==> flow/design.v <==
module ahb_lite_slave(
    input logic clk, n_rst, modwait, err, hsel, hsize, hwrite,
    input logic [1:0] coefficient_num, htrans,
    input logic [15:0] fir_out, hwdata,
    input logic [3:0] haddr, 
    output logic [15:0] sample_data, fir_coefficient, hrdata,
    output logic data_ready, new_coefficient_set, hresp,
    input logic clear_new_coefficient
);
    logic [3:0] next_haddr;
    logic [15:0] next_sample_data;
    logic [15:0] f0_coefficient;
    logic [15:0] f1_coefficient;
    logic [15:0] f2_coefficient;
    logic [15:0] f3_coefficient;
    logic [15:0] next_f0_coefficient;
    logic [15:0] next_f1_coefficient;
    logic [15:0] next_f2_coefficient;
    logic [15:0] next_f3_coefficient;
    logic next_new_coefficient_set;
    logic [15:0] next_hrdata;
    logic next_data_ready;
    logic next_next_data_ready;
    logic next_hwrite;
    logic next_hsize;
    logic next_hsel;
    always_ff @(posedge clk, negedge n_rst) begin
        if(!n_rst) begin
            next_haddr <= 0;
            sample_data <= 0;
            f0_coefficient <= 0;
            f1_coefficient <= 0;
            f2_coefficient <= 0;
            f3_coefficient <= 0;
            new_coefficient_set <= 0;
            hrdata <= 0;
            data_ready <= 0;
            next_next_data_ready <= 0;
            next_hwrite <= 0;
            next_hsize <= 0;
            next_hsel <= 0;
        end
        else begin
            next_haddr <= haddr;
            sample_data <= next_sample_data;
            f0_coefficient <= next_f0_coefficient;
            f1_coefficient <= next_f1_coefficient;
            f2_coefficient <= next_f2_coefficient;
            f3_coefficient <= next_f3_coefficient;
            new_coefficient_set <= next_new_coefficient_set;
            hrdata <= next_hrdata;
            data_ready <= next_next_data_ready || next_data_ready;
            next_next_data_ready <= next_data_ready;
            next_hwrite <= hwrite;
            next_hsize <= hsize;
            next_hsel <= hsel;
        end
    end
    always_comb begin
        next_f0_coefficient = f0_coefficient;
        next_f1_coefficient = f1_coefficient;
        next_f2_coefficient = f2_coefficient;
        next_f3_coefficient = f3_coefficient;
        next_sample_data = sample_data;
        next_new_coefficient_set = new_coefficient_set;
        next_data_ready = 0;
        next_hrdata = hrdata;
        if(clear_new_coefficient) begin
            next_new_coefficient_set = 0;
        end
        if(next_hsel && next_hwrite) begin
            if(next_hsize == 0) begin
                casez(next_haddr)
                4'd4: begin
                    next_sample_data = {sample_data[15:8], hwdata[7:0]};
                    next_data_ready = 1;
                end
                4'd5: begin
                    next_sample_data = {hwdata[7:0], sample_data[7:0]};
                    next_data_ready = 1;
                end
                4'd6: begin
                    next_f0_coefficient = {f0_coefficient[15:8], hwdata[7:0]};
                end
                4'd7: begin
                    next_f0_coefficient = {hwdata[7:0], f0_coefficient[7:0]};
                end
                4'd8: begin
                    next_f1_coefficient = {f1_coefficient[15:8], hwdata[7:0]};
                end
                4'd9: begin
                    next_f1_coefficient = {hwdata[7:0], f1_coefficient[7:0]};
                end
                4'd10: begin
                    next_f2_coefficient = {f2_coefficient[15:8], hwdata[7:0]};
                end
                4'd11: begin
                    next_f2_coefficient = {hwdata[7:0], f2_coefficient[7:0]};
                end
                4'd12: begin
                    next_f3_coefficient = {f3_coefficient[15:8], hwdata[7:0]};
                end
                4'd13: begin
                    next_f3_coefficient = {hwdata[7:0], f3_coefficient[7:0]};
                end
                4'd14: begin
                    next_new_coefficient_set = hwdata[0]; 
                end
                endcase
            end
            else begin
                casez(next_haddr)
                4'd4: begin
                    next_sample_data = hwdata;
                    next_data_ready = 1;
                end
                4'd5: begin
                    next_sample_data = hwdata;
                    next_data_ready = 1;
                end
                4'd6: begin
                    next_f0_coefficient = hwdata;
                end
                4'd7: begin
                    next_f0_coefficient = hwdata;
                end
                4'd8: begin
                    next_f1_coefficient = hwdata;
                end
                4'd9: begin
                    next_f1_coefficient = hwdata;
                end
                4'd10: begin
                    next_f2_coefficient = hwdata;
                end
                4'd11: begin
                    next_f2_coefficient = hwdata;
                end
                4'd12: begin
                    next_f3_coefficient = hwdata;
                end
                4'd13: begin
                    next_f3_coefficient = hwdata;
                end
                4'd14: begin
                    if(clear_new_coefficient) begin
                        next_new_coefficient_set = 0;
                    end
                    next_new_coefficient_set = hwdata[0]; 
                end
                endcase
            end
        end
        if(hsel && !hwrite) begin
            if (hsize == 0) begin
                casez(haddr)
                4'd0: begin
                    next_hrdata[7:0] = {7'b0, modwait || new_coefficient_set};
                end
                4'd1: begin
                    next_hrdata[15:8] = {7'b0, err};
                end
                4'd2: begin  
                    next_hrdata[7:0] = fir_out[7:0];
                end
                4'd3: begin
                    next_hrdata[15:8] = fir_out[15:8];
                end
                4'd4: begin
                    next_hrdata[7:0] = sample_data[7:0];
                end
                4'd5: begin
                    next_hrdata[15:8] = sample_data[15:8];
                end
                4'd6: begin
                    next_hrdata[7:0] = f0_coefficient[7:0];
                end
                4'd7: begin
                    next_hrdata[15:8] = f0_coefficient[15:8];
                end
                4'd8: begin
                    next_hrdata[7:0] = f1_coefficient[7:0];
                end
                4'd9: begin
                    next_hrdata[15:8] = f1_coefficient[15:8];
                end
                4'd10: begin
                    next_hrdata[7:0] = f2_coefficient[7:0];
                end
                4'd11: begin
                    next_hrdata[15:8] = f2_coefficient[15:8];
                end
                4'd12: begin
                    next_hrdata[7:0] = f3_coefficient[7:0];
                end
                4'd13: begin
                    next_hrdata[15:8] = f3_coefficient[15:8];
                end
                4'd14: begin
                    next_hrdata = {7'b0, new_coefficient_set};  
                end
                endcase
            end
            else begin
                casez(haddr)
                4'd0: begin
                    next_hrdata = {7'b0, err, 7'b0, modwait || new_coefficient_set};
                end
                4'd1: begin
                    next_hrdata = {7'b0, err, 7'b0, modwait || new_coefficient_set};
                end
                4'd2: begin
                    next_hrdata = fir_out;
                end
                4'd3: begin
                    next_hrdata = fir_out;
                end
                4'd4: begin
                    next_hrdata = sample_data;
                end
                4'd5: begin
                    next_hrdata = sample_data;
                end
                4'd6: begin
                    next_hrdata = f0_coefficient;
                end
                4'd7: begin
                    next_hrdata = f0_coefficient;
                end
                4'd8: begin
                    next_hrdata = f1_coefficient;
                end
                4'd9: begin
                    next_hrdata = f1_coefficient;
                end
                4'd10: begin
                    next_hrdata = f2_coefficient;
                end
                4'd11: begin
                    next_hrdata = f2_coefficient;
                end
                4'd12: begin
                    next_hrdata = f3_coefficient;
                end
                4'd13: begin
                    next_hrdata = f3_coefficient;
                end
                4'd14: begin
                    next_hrdata = {7'b0, new_coefficient_set};  
                end
                endcase
            end
        end
        if(hsel) begin
            if(hwrite == 0 && next_hwrite == 1) begin
                next_hrdata = hwdata;
            end
        end
        else begin
            next_hrdata = hrdata;
        end
        if(coefficient_num == 2'd0) begin
            fir_coefficient = f0_coefficient;
        end
        else if(coefficient_num == 2'd1) begin
            fir_coefficient = f1_coefficient;
        end
        else if(coefficient_num == 2'd2) begin
            fir_coefficient = f2_coefficient;
        end
        else begin
            fir_coefficient = f3_coefficient;
        end
    end
    always_comb begin
        hresp = 0;
        if(haddr == 4'd15) begin
            hresp = 1;
        end
        if((haddr < 4'd4) && hwrite == 1) begin
            hresp = 1;
        end
    end
endmodule
Step by step through the tools: ahb_lite_slave --
The steps from the RTL of ahb_lite_slave to its reports follow in flow order. Lines are those of the file above, counted from 1. Operators carry their Yosys type and port widths (W data, S select, Z words). Cell names lack the library's common part. Not given: --
Inputs: design top ahb_lite_slave, clock clk, cell library sky130hd, corner tt_025C_1v80

Word level --
Source: Yosys, flattened and elaborated, memories not mapped. Widths are those after wreduce. Registers that Yosys merges into a memory's read port (data or address) are not register bits. Print and check cells do not count. Equal cells are merged and count once.
Bit counts: bits in registers 106, bits in latches 0, RAM bits 0, bits in read-only memories 0, clocked read ports x word width 0, memories kept 0, bits of input ports 48, output and inout bits 51
Operators by class: $add $sub $neg 0, $mul 0, divide/modulo/power cells 0, $lt $le $gt $ge 1, eq/ne operators 44, shifts and indexed selects 0, multiplexer cells 31, bitwise gates (word level) 1, reductions and logical operators 46
Operator list (number):
- $mux W16 | 16
- $pmux W16 S2 | 5
- $pmux W16 S8 | 1
- $pmux W8 S8 | 2
- $eq A4 B4 Y1 const B | 15
- $reduce_and A4 Y1 | 12
- $eq A4 B3 Y1 const B | 8
- $ne A2 B2 Y1 const B | 15
- $reduce_or A2 Y1 | 12
- $reduce_bool A2 Y1 | 11
- $reduce_bool A10 Y1 | 2
- $ne A10 B8 Y1 const B | 1
- $eq A4 B2 Y1 const B | 2
- $mux W1 | 7
- $logic_and A1 B1 Y1 | 4
- $eq A4 B1 Y1 const B | 1
- $lt A4 B3 Y1 const B | 1
- $logic_not A4 Y1 | 1
- $logic_or A1 B1 Y1 | 2
- $eq A2 B1 Y1 const B | 1
- $eq A2 B2 Y1 const B | 1
- $logic_not A2 Y1 | 1
- $not A1 Y1 | 1
- $logic_not A1 Y1 | 1

Logic depth --
Depth = most cells in a row (Yosys ltp): at word level without a register or memory, in the mapped netlist without a sequential cell, where the memories' decode and read muxes count.
Logic depth: word-level depth 6, ABC_AREA 0, gate-level depth with buffers 7, depth with buffers taken out 5

After synthesis --
Yosys stat after the flow's synthesis: flattened, memories mapped to cells. It holds for the ABC_AREA given above (unset counts as 0); a run with the other value may have another netlist. The area totals of this step are shown rounded.
Mapped netlist: mapped cells 533, cell area after synthesis 5640 um^2, flip-flop cells 106
Cell types:
- dfrtp_1 | number 106, total area 2.65E+03 um^2
- mux2_2 | number 59, total area 664.387 um^2
- mux4_2 | number 16, total area 360.346 um^2
- a21oi_1 | number 58, total area 290.278 um^2
- nand2_1 | number 51, total area 191.434 um^2
- o21ai_0 | number 38, total area 190.182 um^2
- a22oi_1 | number 14, total area 105.101 um^2
- clkbuf_1 | number 28, total area 105.101 um^2
- mux2i_1 | number 10, total area 100.096 um^2
- nor2_1 | number 26, total area 97.594 um^2
- a221oi_1 | number 8, total area 70.067 um^2
- nor2b_1 | number 11, total area 68.816 um^2
- a22o_1 | number 7, total area 61.309 um^2
- and2_1 | number 9, total area 56.304 um^2
- buf_2 | number 11, total area 55.053 um^2
- a2bb2oi_1 | number 5, total area 43.792 um^2
- nand3b_1 | number 5, total area 37.536 um^2
- and3_1 | number 5, total area 31.28 um^2
Not listed: further types 33, cells in them 66.

Timing after synthesis --
Path of least setup slack by OpenSTA after synthesis, without wires, with an ideal clock, recovery checks aside; 20% of the period is set as input and as output delay. Where synthesis merged equal registers, the netlist keeps one of their names.
Path post-synthesis: path type input to output, from input port coefficient_num[0], to output port fir_coefficient[10], period 2.45 ns, external input delay 0.490 ns, external output delay 0.490 ns, arrival time 1.578 ns, slack 0.382 ns, delay of the path 1.088 ns, stages 3, path buffers 2, synthesis period reached 2.068 ns
"delay of the path" is the arrival time less input delay plus setup time. At an output port there is no setup time. "stages" counts driving pins, that of a launching flip-flop among them; a cell with two outputs on the path counts twice. "synthesis period reached" = period - worst setup slack (recovery checks aside). The figure is calculated, with input and output delays left at 20% of the set period. Between the ends stands the longest chain of elaborated cells between them, by number of cells; it is not shown to be the way that was timed. Of several equally long chains one is given. A line is the first line of the expression or statement that the cell stems from. Yosys adds cells for indexed reads and writes and turns some case tables into memories.
On the way, post-synthesis: cells stage by stage buf_2 -> buf_2 -> mux4_2, cells in the longest elaborated chain 4
Ends and longest elaborated chain, post-synthesis:
- start, declared | RTL line 3 | input logic [1:0] coefficient_num, htrans,
- $eq A2 B2 Y1 | RTL line 268 | else if(coefficient_num == 2'd2) begin
- $mux W16 | RTL line 268
- $mux W16 | RTL line 265 | else if(coefficient_num == 2'd1) begin
- $mux W16 | RTL line 262 | if(coefficient_num == 2'd0) begin
- end, declared | RTL line 6 | output logic [15:0] sample_data, fir_coefficient, hrdata,

Worst path after layout --
Path of least setup slack in the final report of entry A (OpenROAD, finished layout, wires in). Where an end is a register, its clock arrival counts in the times.
Path post-layout: path type register to output, from register f3_coefficient[9], to output port fir_coefficient[9], period 1.43 ns, external output delay 0.29 ns, arrival time 1.46 ns, slack -0.32 ns, stages 3, path buffers 1
Between the ends stands the longest chain of elaborated cells between them, by number of cells; it is not shown to be the way that was timed. Of several equally long chains one is given.
On the way, post-layout: cells stage by stage dfrtp_1 -> mux4_2 -> buf_6, cells in the longest elaborated chain 3
Ends and longest elaborated chain, post-layout:
- start, declared | RTL line 15 | logic [15:0] f3_coefficient;
- start, assigned | RTL line 34 | f3_coefficient <= 0;
- start, assigned | RTL line 49 | f3_coefficient <= next_f3_coefficient;
- $mux W16 | RTL line 268 | else if(coefficient_num == 2'd2) begin
- $mux W16 | RTL line 265 | else if(coefficient_num == 2'd1) begin
- $mux W16 | RTL line 262 | if(coefficient_num == 2'd0) begin
- end, declared | RTL line 6 | output logic [15:0] sample_data, fir_coefficient, hrdata,

==> runs of ahb_lite_slave <==
Top module ahb_lite_slave; platform sky130hd; tools Yosys and OpenROAD; 2 stored runs in no particular order. Input and output delays are each 20% of the period that was set; the output load is 0.01 pF.
By "period achieved" is meant the clock period of the run minus its worst setup slack. This is arithmetic on one report: input and output delays are still those of the set period (20% each).
"allowed time less slack (worst setup path)": the worst setup path's part of the clock period (all of it between registers, 20% less for each end at a port) less its slack. A launch clock that arrives late makes it longer, a capture clock that arrives late makes it shorter.
"total power after layout" rests on the timing tool's default activity at the inputs, not on a simulated workload.
Results are given in rounded form.

[entry A] flow files
==> flow/run.sh <==
#!/bin/bash
# the make line also repeats the synthesis and layout settings of config.mk as NAME=value (left out here)
make -C /OpenROAD-flow-scripts/flow DESIGN_CONFIG=/design/flow/config.mk WORK_HOME=/design/flow/orfs CLKGATE_MAP_FILE= finish
==> flow/config.mk <==
export PLATFORM = sky130hd
export DESIGN_NAME = ahb_lite_slave
export DESIGN_NICKNAME = ahb_lite_slave
export VERILOG_FILES = /design/flow/design.v
export SDC_FILE = /design/flow/constraint.sdc
export NUM_CORES = 4
export LEC_CHECK = 0
export CAP_MARGIN = 20
export CORE_MARGIN = 2
export CORE_UTILIZATION = 22
export CTS_CLUSTER_DIAMETER = 346
export MAX_ROUTING_LAYER = met4
export MIN_ROUTING_LAYER = met2
export PLACE_DENSITY_LB_ADDON = 0.29
export SETUP_SLACK_MARGIN = -0.08
export SLEW_MARGIN = 25
==> flow/constraint.sdc <==
create_clock -name core_clock -period 1.43 [get_ports {clk}]
set_input_delay 0.2860 -clock core_clock [delete_from_list [all_inputs] [get_ports {clk}]]
set_output_delay 0.2860 -clock core_clock [all_outputs]
set_load 0.01 [all_outputs]

[entry A] result: sum of negative setup slack -9.56 ns; smallest setup slack -0.318 ns; total power after layout 0.0109 W; std-cell area (final layout) 9390 um^2; allowed time less slack (worst setup path) 1.46 ns; kind of the worst setup path register to output; post-route utilization 37.3%; period achieved 1.748 ns; worst hold slack in the final report 0.246 ns; total die area 26900 um^2; synthesized cell area 5640 um^2

[entry B] flow files
==> flow/run.sh <==
#!/bin/bash
# the make line also repeats the synthesis and layout settings of config.mk as NAME=value (left out here)
make -C /OpenROAD-flow-scripts/flow DESIGN_CONFIG=/design/flow/config.mk WORK_HOME=/design/flow/orfs CLKGATE_MAP_FILE= finish
==> flow/config.mk <==
export PLATFORM = sky130hd
export DESIGN_NAME = ahb_lite_slave
export DESIGN_NICKNAME = ahb_lite_slave
export VERILOG_FILES = /design/flow/design.v
export SDC_FILE = /design/flow/constraint.sdc
export NUM_CORES = 4
export LEC_CHECK = 0
export ABC_AREA = 1
export CAP_MARGIN = 5
export CELL_PAD_IN_SITES_GLOBAL_PLACEMENT = 2
export CORE_ASPECT_RATIO = 1.1
export CORE_MARGIN = 2
export CORE_UTILIZATION = 47
export CTS_CLUSTER_SIZE = 98
export MAX_ROUTING_LAYER = met5
export SLEW_MARGIN = 30
==> flow/constraint.sdc <==
create_clock -name core_clock -period 2.87 [get_ports {clk}]
set_input_delay 0.5740 -clock core_clock [delete_from_list [all_inputs] [get_ports {clk}]]
set_output_delay 0.5740 -clock core_clock [all_outputs]
set_load 0.01 [all_outputs]

[entry B] result: no final report: placement broke off with GPL-0301
